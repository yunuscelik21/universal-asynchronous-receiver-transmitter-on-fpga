==> flow/design.v <==
`timescale 1ns / 1ps
module clk_gen(input logic clk,
               output logic clk_Hz);
    reg[8:0] count = 0;   
    reg clk_Hz_reg = 0;
    always @(posedge clk) begin
        if (count == 433) begin
            count <= 0;
            clk_Hz_reg <= ~clk_Hz_reg;
        end
        else 
            count <= count + 1;
    end
    assign clk_Hz = clk_Hz_reg;
endmodule
Step by step through the tools: clk_gen
Tool output for the design above, in the order of the flow.
Line numbers count from 1 in the design file above.
Operators: Yosys type, input widths -> output width; for muxes data width and select width s.
Library cell names are shortened.
Not given: --

design
  design top = clk_gen
  clock port = clk
  library = sky130hd
  library corner = tt_025C_1v80

Elaborated design
Counts by Yosys on the flattened word-level netlist (proc, flatten, opt, wreduce; memories kept). Register bits leave out memories and registers merged into their read ports (data or address); mux counts leave out enables and synchronous resets folded into registers. Print and check cells are left out. Cells with the same type and inputs are merged into one.

cells by class
  add/sub/neg operators = 1
  multipliers = 0
  divide/modulo/power cells = 0
  magnitude comparators = 0
  eq/ne operators = 1
  shifts and indexed selects = 0
  multiplexer cells = 0
  bitwise gates (word level) = 1
  reduce/logical cells = 0

operators by type and width
  operator             number
  $add 9x1->9 const B  1
  $eq 9x9->1 const B   1
  $not 1->1            1

bit counts
  register bits = 10
  bits in latches = 0
  bits in writable memories = 0
  bits in read-only memories = 0
  clocked read ports x word width = 0
  memories kept = 0
  output and inout bits = 1
  cells after elaboration = 5

Logic depth
Longest topological path by Yosys (ltp), each cell counted once; first at word level (registers and memories cut), then after technology mapping (sequential cells cut; the memories' decode and read muxes count).

logic depth
  depth in word-level cells = 1
  ABC_AREA = 0
  depth in mapped cells = 5

Netlist
The flow's flattened synthesis, as Yosys stat reports it; memories are mapped. The netlist is that of the ABC_AREA named above (0 if unset); the other value can give another one.

cells by type
  cell type  number  area in all (µm²)
  dfxtp_1    9       180.173
  edfxtp_1   1       30.029
  nand3_1    6       30.029
  xnor2_1    3       26.275
  ha_1       2       25.024
  nor2_1     5       18.768
  nor3_4     1       16.266
  o311ai_2   1       16.266
  inv_1      4       15.014
  nand2_1    4       15.014
  nand4_2    1       12.512
  or3_4      1       11.261
  o221ai_1   1       8.758
  or3b_1     1       8.758
  xor2_1     1       8.758
  o211ai_1   1       7.507
  or4_1      1       7.507
  nand2b_1   1       6.256

Not listed: further types 2, cells in them 2.

synthesis totals
  cell count = 46
  mapped area = 456.7 µm²
  area of sequential cells = 210.2 µm²
  flip-flops = 10

Timing after synthesis
OpenSTA on the mapped netlist: ideal clock, no wires. The path of least setup slack (recovery checks aside). Input and output delay are each 20% of the period. Register names are those of the netlist, which keeps one name where synthesis merged equal registers.

path after synthesis
  path kind = register to register
  from = register count[2]
  to = register clk_Hz_reg
  period = 1.9 ns
  library setup time = 0.319 ns
  time at the first pin = 0.000 ns
  arrival = 0.972 ns
  required time = 1.581 ns
  slack = 0.609 ns
  delay of the path = 1.291 ns
  stages on the path = 3
  buffers on the path = 0
  synthesis period reached = 1.291 ns

"delay of the path" is the arrival time less input delay plus setup time.
"stages on the path" counts driving pins, that of a launching flip-flop among them; a cell with two outputs on the path counts twice.
"synthesis period reached" is the clock period less the worst setup slack; recovery checks do not enter. This is arithmetic on one report: input and output delays are still those of the set period (20% each).
Between the ends stands the longest chain of elaborated cells between them, by number of cells; it is not shown to be the way that was timed. Of several equally long chains one is given.
Each line given opens the expression or statement behind the cell; cells for indexed reads and writes are added by Yosys, which also makes memories of some case tables.

on the way, after synthesis
  cell sequence = dfxtp_1 > or3_4 > nor3_4
  cells in the longest elaborated chain = 1

RTL lines, path after synthesis
  what             RTL line  RTL
  start, declared  4         reg[8:0] count = 0;
  start, assigned  8         count <= 0;
  start, assigned  12        count <= count + 1;
  $eq 9x9->1       7         if (count == 433) begin
  end, assigned    9         clk_Hz_reg <= ~clk_Hz_reg;
  end, declared    5         reg clk_Hz_reg = 0;

Timing after layout
From the final timing report of flow run A: the path of least setup slack in the routed layout; clock arrival at registers is part of the times.

path after layout
  path kind = register to register
  from = register count[6]
  to = register clk_Hz_reg
  period = 1.33 ns
  library setup time = 0.30 ns
  time at the first pin = 0.28 ns
  arrival = 1.29 ns
  required time = 1.31 ns
  slack = 0.02 ns
  stages on the path = 3
  buffers on the path = 0

Between the ends stands the longest chain of elaborated cells between them, by number of cells; it is not shown to be the way that was timed. Of several equally long chains one is given.

on the way, after layout
  cell sequence = dfxtp_1 > or3_4 > nor3_4
  cells in the longest elaborated chain = 1

RTL lines, path after layout
  what             RTL line  RTL
  start, declared  4         reg[8:0] count = 0;
  start, assigned  8         count <= 0;
  start, assigned  12        count <= count + 1;
  $eq 9x9->1       7         if (count == 433) begin
  end, assigned    9         clk_Hz_reg <= ~clk_Hz_reg;
  end, declared    5         reg clk_Hz_reg = 0;

Data sheet: physical implementation of clk_gen

Top module clk_gen; platform sky130hd; tools Yosys and OpenROAD; 2 stored runs in no particular order. Input and output delays are each 20% of the period that was set; the output load is 0.01 pF.
"achieved clock period (ns)" is the run's clock period less its worst setup slack. It is reckoned from that one timing run; input and output delays stay at 20% of the period that was set.
"worst setup path time (ns)" = time allowed to the worst setup path (clock period - input delay - output delay, where it has them) - its slack; a late launch clock adds to it, a late capture clock takes from it.
"finish__power__total" is the tool's figure for a default switching activity; nothing was simulated.

settings of flow run A
{
  "period_ns": 1.33,
  "CORE_UTILIZATION": 40,
  "PLACE_DENSITY_LB_ADDON": 0.19,
  "HOLD_SLACK_MARGIN": 0.24,
  "CELL_PAD_IN_SITES_DETAIL_PLACEMENT": 0,
  "TNS_END_PERCENT": 15,
  "GPL_TIMING_DRIVEN": 0,
  "MIN_ROUTING_LAYER": "met2",
  "MAX_ROUTING_LAYER": "met5",
  "CAP_MARGIN": 20,
  "CORE_MARGIN": 2,
  "SLEW_MARGIN": 20
}
report of flow run A
yosys chip area after synthesis (um^2): 456.7
finish__design__die__area: 1428.1
finish__design__instance__area__stdcell: 524.3
finish__design__instance__utilization: 0.4850
finish__timing__setup__ws: 0.017
finish__timing__setup__tns: 0.000
finish__timing__hold__ws: 0.469
finish__power__total: 5.361e-04
achieved clock period (ns): 1.313
worst setup path time (ns): 1.31
worst setup path kind: register to register

settings of flow run B
{
  "period_ns": 1.47,
  "CAP_MARGIN": 20,
  "CORE_MARGIN": 2,
  "CORE_UTILIZATION": 40,
  "SLEW_MARGIN": 20
}
report of flow run B
yosys chip area after synthesis (um^2): 456.7
finish__design__die__area: 1428.1
finish__design__instance__area__stdcell: 528.0
finish__design__instance__utilization: 0.4884
finish__timing__setup__ws: 0.145
finish__timing__setup__tns: 0.000
finish__timing__hold__ws: 0.507
finish__power__total: 4.663e-04
achieved clock period (ns): 1.325
worst setup path time (ns): 1.33
worst setup path kind: register to register
